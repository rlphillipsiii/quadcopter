==> flow/design.v <==
`timescale 1ns / 1ps
module RAM(
    input clk_system,
    input reset_n,
    input [7:0] rd_addr,
    input rd,
    input [7:0] wr_addr,
    input wr,
    input [7:0] wr_data,
    output reg [7:0] rd_data
    );
    reg [63:0] memory;
    always @(posedge clk_system, negedge reset_n) begin
        if (!reset_n) rd_data <= 8'h00;
        else if (rd) begin
        case (rd_addr)
            0: rd_data <= memory[7:0];
            1: rd_data <= memory[15:8];
            2: rd_data <= memory[23:16];
            3: rd_data <= memory[31:24];
            4: rd_data <= memory[39:32];
            5: rd_data <= memory[47:40];
            6: rd_data <= memory[55:48];
            7: rd_data <= memory[63:56];
            default: rd_data <= rd_data;
            endcase
        end
        else rd_data <= rd_data;
    end
    always @(posedge clk_system, negedge reset_n) begin
        if (!reset_n) memory = 64'h00;
        else if (wr) begin
            case (wr_addr)
            0: memory[7:0]   <= wr_data;
            1: memory[15:8]  <= wr_data;
            2: memory[23:16] <= wr_data;
            3: memory[31:24] <= wr_data;
            4: memory[39:32] <= wr_data;
            5: memory[47:40] <= wr_data;
            6: memory[55:48] <= wr_data;
            7: memory[63:56] <= wr_data;
            default: memory <= memory;
            endcase
        end
        else memory <= memory;
    end
endmodule
# Step by step through the tools: RAM
# The steps from the RTL of RAM to its reports follow in flow order.
# Line numbers count from 1 in the design file above.
# Operators carry their Yosys type and port widths (W data, S select, Z words).
# Library cell names are shortened.
# Not given: --
# setup
design	RAM
clock	clk_system
cell_library	sky130hd
corner	tt_025C_1v80

# Word-level counts
# Counts by Yosys on the flattened word-level netlist (proc, flatten, opt, wreduce; memories kept). Register bits leave out memories and registers merged into their read ports (data or address). Print and check cells are left out. Cells with the same type and inputs are merged into one.
# bits
reg_bits	72
inputBits	28
out_inout_bits	8
wordCells	36
# op_classes
eq_ne	14
muxes	1
reduce_and_logical	12
# ops
cell	n
$eq A8 B3 Y1 const B	8
$pmux W8 S8	1
$eq A8 B2 Y1 const B	4
$reduce_and A2 Y1	9
$eq A8 B1 Y1 const B	2
$logic_not A8 Y1	2
$reduce_bool A8 Y1	1

# Longest topological paths
# Longest topological path by Yosys (ltp), each cell counted once; first at word level (registers and memories cut), then after technology mapping (sequential cells cut; the memories' decode and read muxes count).
# depth
word_depth	3
ABC_AREA	0
depth_mapped	7
depth_no_buf	4

# Mapped cells and area
# The flow's flattened synthesis, as Yosys stat reports it; memories are mapped. The netlist is that of the ABC_AREA named above (0 if unset); the other value can give another one.
# synth_totals
mapped_cells	232
mapped_area_um2	3278.1
seq_area_um2	1801.7
flip_flops	72
buf_cells	10
# types
type	n	area_total_um2
dfrtp_1	72	1.8E+03
mux2_2	86	968.429
a221o_1	8	80.077
o221ai_1	7	61.309
nor4b_4	2	47.546
a31oi_1	7	43.792
nand2_1	9	33.782
nor2_1	8	30.029
clkbuf_1	6	22.522
buf_2	4	20.019
nand4b_1	2	17.517
nand4_1	2	12.512
nor3b_2	1	12.512
nor4_1	2	12.512
or4_4	1	11.261
mux2i_1	1	10.01
nand3_1	2	10.01
and3b_1	1	8.758
# Not listed: further types 11, cells in them 11.

# Worst setup path after synthesis
# OpenSTA on the mapped netlist: ideal clock, no wires. The path of least setup slack (recovery checks aside). Input and output delay are each 20% of the period. Register names are those of the netlist, which keeps one name where synthesis merged equal registers.
# synth_timing
path_type	input to register
startpoint	in wr_addr[5]
endpoint	reg memory[16]
clock_period_ns	3.29
input_delay_ns	0.658
setup_time_ns	0.125
launch_ns	0.658
arrival_ns	2.065
required_ns	3.165
slack_ns	1.101
delay_ns	1.532
stages	3
path_buffers	0
period_less_setup_slack_ns	2.189
# "delay_ns" is the arrival time less input delay plus setup time.
# "stages": output pins that drive a net of the path, with the launching flip-flop's if there is one; two outputs of one cell count as two.
# "period_less_setup_slack_ns" is the clock period less the worst setup slack; recovery checks do not enter. This is arithmetic on one report: input and output delays are still those of the set period (20% each).
# The rows between start and end are the longest chain of elaborated cells between them; the timing report does not say that the signal goes this way. Where chains are equally long, one stands for them.
# Each line given opens the expression or statement behind the cell; cells for indexed reads and writes are added by Yosys, which also makes memories of some case tables.
# At most two assigning lines are given for a register; there are more.
# synth_between
cell_sequence	or4_4 -> nor4b_4 -> mux2_2
elab_chain_len	2
cone_cells	2
lines_between	1
classes_between	eq/ne (1); reduce/logical (1)
# synth_lines
element	line_no	text
from (decl)	7	input [7:0] wr_addr,
$eq A8 B2 Y1	33	case (wr_addr)
$reduce_and A2 Y1	--
to (assign)	36	2: memory[23:16] <= wr_data;
to (assign)	42	default: memory <= memory;
to (decl)	12	reg [63:0] memory;

# Worst path after layout
# From the final timing report of flow run A: the path of least setup slack in the routed layout; clock arrival at registers is part of the times.
# layout_timing
path_type	input to register
startpoint	in wr_addr[5]
endpoint	reg memory[61]
clock_period_ns	3.41
input_delay_ns	0.68
setup_time_ns	0.12
launch_ns	0.68
arrival_ns	2.80
required_ns	3.61
slack_ns	0.82
stages	4
path_buffers	1
# The rows between start and end are the longest chain of elaborated cells between them; the timing report does not say that the signal goes this way. Where chains are equally long, one stands for them.
# At most two assigning lines are given for a register; there are more.
# layout_between
cell_sequence	clkdlybuf4s50_1 -> nor4_1 -> nand4_1 -> mux2_2
elab_chain_len	2
cone_cells	2
lines_between	1
classes_between	eq/ne (1); reduce/logical (1)
# layout_lines
element	line_no	text
from (decl)	7	input [7:0] wr_addr,
$eq A8 B3 Y1	33	case (wr_addr)
$reduce_and A2 Y1	--
to (assign)	41	7: memory[63:56] <= wr_data;
to (assign)	42	default: memory <= memory;
to (decl)	12	reg [63:0] memory;

# Settings and measured results of 2 stored flow runs for module RAM (sky130hd), not sorted in any way. The constraints put input and output delay at 20% of the set period each and load the outputs with 0.01 pF.
# By "worst_path_time_ns" is meant the share of the clock period that the worst setup path is allowed (20% is reserved at inputs, 20% at outputs), minus its slack. Clock arrival times at its registers enter into it.
# Settings: - = not set for that run.
item,flow run A,flow run B
period_ns,3.41,2.15
CORE_UTILIZATION,24,26
SETUP_SLACK_MARGIN,0.56,0.44
HOLD_SLACK_MARGIN,0.08,-
CELL_PAD_IN_SITES_GLOBAL_PLACEMENT,1,3
GPL_TIMING_DRIVEN,0,-
CTS_CLUSTER_DIAMETER,293,34
MAX_ROUTING_LAYER,met4,met4
CAP_MARGIN,20,20
CORE_MARGIN,2,7
SLEW_MARGIN,20,40
CELL_PAD_IN_SITES_DETAIL_PLACEMENT,-,2
ABC_AREA,-,0
GPL_ROUTABILITY_DRIVEN,-,1
MIN_ROUTING_LAYER,-,met1
fin_ws_ns,0.818,0.437
fin_util_frac,0.31,0.374
yosys.chip_area_um2,3278.1,3278.1
worst_path_time_ns,1.91,1.28
critical_path_kind,input to register,input to register
final_stdcell_area_um2,4116.4,4543.1
design.die.area_um2,14609.6,15947.9
