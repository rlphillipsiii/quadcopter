==> flow/design.v <==
`timescale 1ns / 1ps
module ReceiverChannel(
    input clk_system,
    input reset_n,
    input signal,
    output data,
    output reg [10:0] count
    );
    reg ready;
    reg [1:0] state;
    reg [1:0] next_state;
    reg [10:0] count_buffer;
    localparam IDLE     = 0;
    localparam COUNTING = 1;
    localparam LATCH    = 2;
    localparam DATA_RDY = 3;
    always @(posedge clk_system, negedge reset_n) begin
        if (!reset_n)               count_buffer <= 10'h0;
        else if (state == IDLE)     count_buffer <= 10'h0;
        else if (state == COUNTING) count_buffer <= count_buffer + 1;
        else                        count_buffer <= count_buffer;
    end
    always @(posedge clk_system, negedge reset_n) begin
        if (!reset_n)            count <= 10'h0;
        else if (state == LATCH) count <= count_buffer;
        else                     count <= count;
    end
    always @(posedge clk_system, negedge reset_n) begin
        if (!reset_n) state <= IDLE;
        else          state <= next_state;
    end
    always @(*) begin
        case (state)
        IDLE:     if (signal) next_state <= COUNTING;
                  else        next_state <= IDLE;
        COUNTING: if (!signal) next_state <= LATCH;
                  else         next_state <= COUNTING;
        LATCH:    next_state <= DATA_RDY;
        DATA_RDY: next_state <= IDLE;
        default:  next_state <= IDLE;
        endcase
    end
    always @(negedge clk_system) begin
        if (!reset_n)               ready <= 1'h0;
        else if (state == DATA_RDY) ready <= 1'h1;
        else                        ready <= 1'h0;
    end
    assign data = (ready == 1'h1);
endmodule
* Step by step through the tools: ReceiverChannel
Tool output for the design above, in the order of the flow.
Lines are those of the file above, counted from 1.
Library cell names are shortened.
A cell with - has no value.
- Design top :: ReceiverChannel
- Clock port :: clk_system
- Standard-cell library :: sky130hd
- Corner :: tt_025C_1v80

* Elaborated design
Counts by Yosys on the flattened word-level netlist (proc, flatten, opt, wreduce; memories kept). Register bits leave out memories and registers merged into their read ports (data or address). Print and check cells are left out. Cells with the same type and inputs are merged into one.
- Register bits after elaboration :: 25
- Word-level cells :: 16
- Output and inout bits :: 12
- Input bits :: 3
- Reduce/logical cells :: 2
- $add $sub $neg :: 1
- Mux-type cells :: 6
- Equality and inequality tests :: 3
** Operator list (count)
- 11-bit two-way mux :: 2
- 11-bit by 1-bit adder with 11-bit output (second input constant) :: 1
- 2-bit parallel mux with 4-bit select :: 1
- 2-bit equality test (second input constant) :: 2
- 2-bit by 1-bit equality test with 1-bit output (second input constant) :: 1
- 2-bit zero test :: 1
- 2-bit nonzero test :: 1
- 2-bit two-way mux :: 1
- 1-bit two-way mux :: 2

* Depth
Longest topological path by Yosys (ltp), each cell counted once; first at word level (registers and memories cut), then after technology mapping (sequential cells cut; the memories' decode and read muxes count).
- Depth after elaboration :: 3
- ABC_AREA :: 0
- Gate-level depth with buffers :: 4
- Depth with buffers taken out :: 4

* After synthesis
Source: synth_stat.txt of the flow (Yosys; design flattened, memories mapped). It holds for the ABC_AREA given above (unset counts as 0); a run with the other value may have another netlist.
- Buffer cells :: 4
- Sequential area :: 671.9 µm²
- Cells in the netlist :: 88
- Flip-flops :: 27
- Synthesis area :: 1118.6 µm²
** Cells by type
- dfrtp_1 :: count 25, total area 625.6 µm²
- mux2_2 :: count 11, total area 123.869 µm²
- a21oi_1 :: count 6, total area 30.029 µm²
- dfstp_2 :: count 1, total area 26.275 µm²
- nor2_1 :: count 7, total area 26.275 µm²
- o2111ai_4 :: count 1, total area 26.275 µm²
- xor2_1 :: count 3, total area 26.275 µm²
- o31ai_1 :: count 3, total area 22.522 µm²
- or4_1 :: count 3, total area 22.522 µm²
- dfxtp_1 :: count 1, total area 20.019 µm²
- o2111ai_1 :: count 2, total area 17.517 µm²
- nand2_1 :: count 4, total area 15.014 µm²
- o21ai_0 :: count 3, total area 15.014 µm²
- or3_2 :: count 2, total area 15.014 µm²
- ha_1 :: count 1, total area 12.512 µm²
- nand4_2 :: count 1, total area 12.512 µm²
- inv_1 :: count 3, total area 11.261 µm²
- buf_2 :: count 2, total area 10.01 µm²
Other cell types: 9; their cells: 9.

Ticket comment

Top module ReceiverChannel; platform sky130hd; tools Yosys and OpenROAD; 2 stored runs in no particular order. Input and output delays are each 20% of the period that was set; the output load is 0.01 pF.
By "total design power" is meant OpenSTA's value without simulated activity: inputs other than the clock are taken to toggle once in ten clock periods, and the tool carries that through the logic.

** Record 1
- Settings :: period_ns=1.8; CORE_UTILIZATION=25; SETUP_SLACK_MARGIN=0.08; PLACE_DENSITY_LB_ADDON=0.29; CORE_ASPECT_RATIO=0.87; CORE_MARGIN=7; TNS_END_PERCENT=80; GPL_ROUTABILITY_DRIVEN=1; CTS_CLUSTER_DIAMETER=309; CAP_MARGIN=0; MAX_ROUTING_LAYER=met5; SLEW_MARGIN=20
- Total design power :: 1301 uW
- Standard-cell area after layout :: 1378.8 µm²
- Utilization :: 0.323
- Synthesis area :: 1118.6 µm²
- Worst hold slack :: 0.453 ns
- Die outline area :: 6547.8 µm²
- Total negative slack :: -0.199 ns
- Setup slack of the worst path :: -0.199 ns

** Record 2
- Settings :: period_ns=1.46; CORE_UTILIZATION=28; SETUP_SLACK_MARGIN=0.0; PLACE_DENSITY_LB_ADDON=0.03; CELL_PAD_IN_SITES_GLOBAL_PLACEMENT=2; TNS_END_PERCENT=85; CTS_CLUSTER_SIZE=10; CAP_MARGIN=40; SLEW_MARGIN=15; MIN_ROUTING_LAYER=met2; MAX_ROUTING_LAYER=met4; CORE_MARGIN=2
- Total design power :: 1659 uW
- Standard-cell area after layout :: 1511.5 µm²
- Utilization :: 0.404
- Synthesis area :: 1118.6 µm²
- Worst hold slack :: 0.470 ns
- Die outline area :: 4516.5 µm²
- Total negative slack :: -0.366 ns
- Setup slack of the worst path :: -0.301 ns
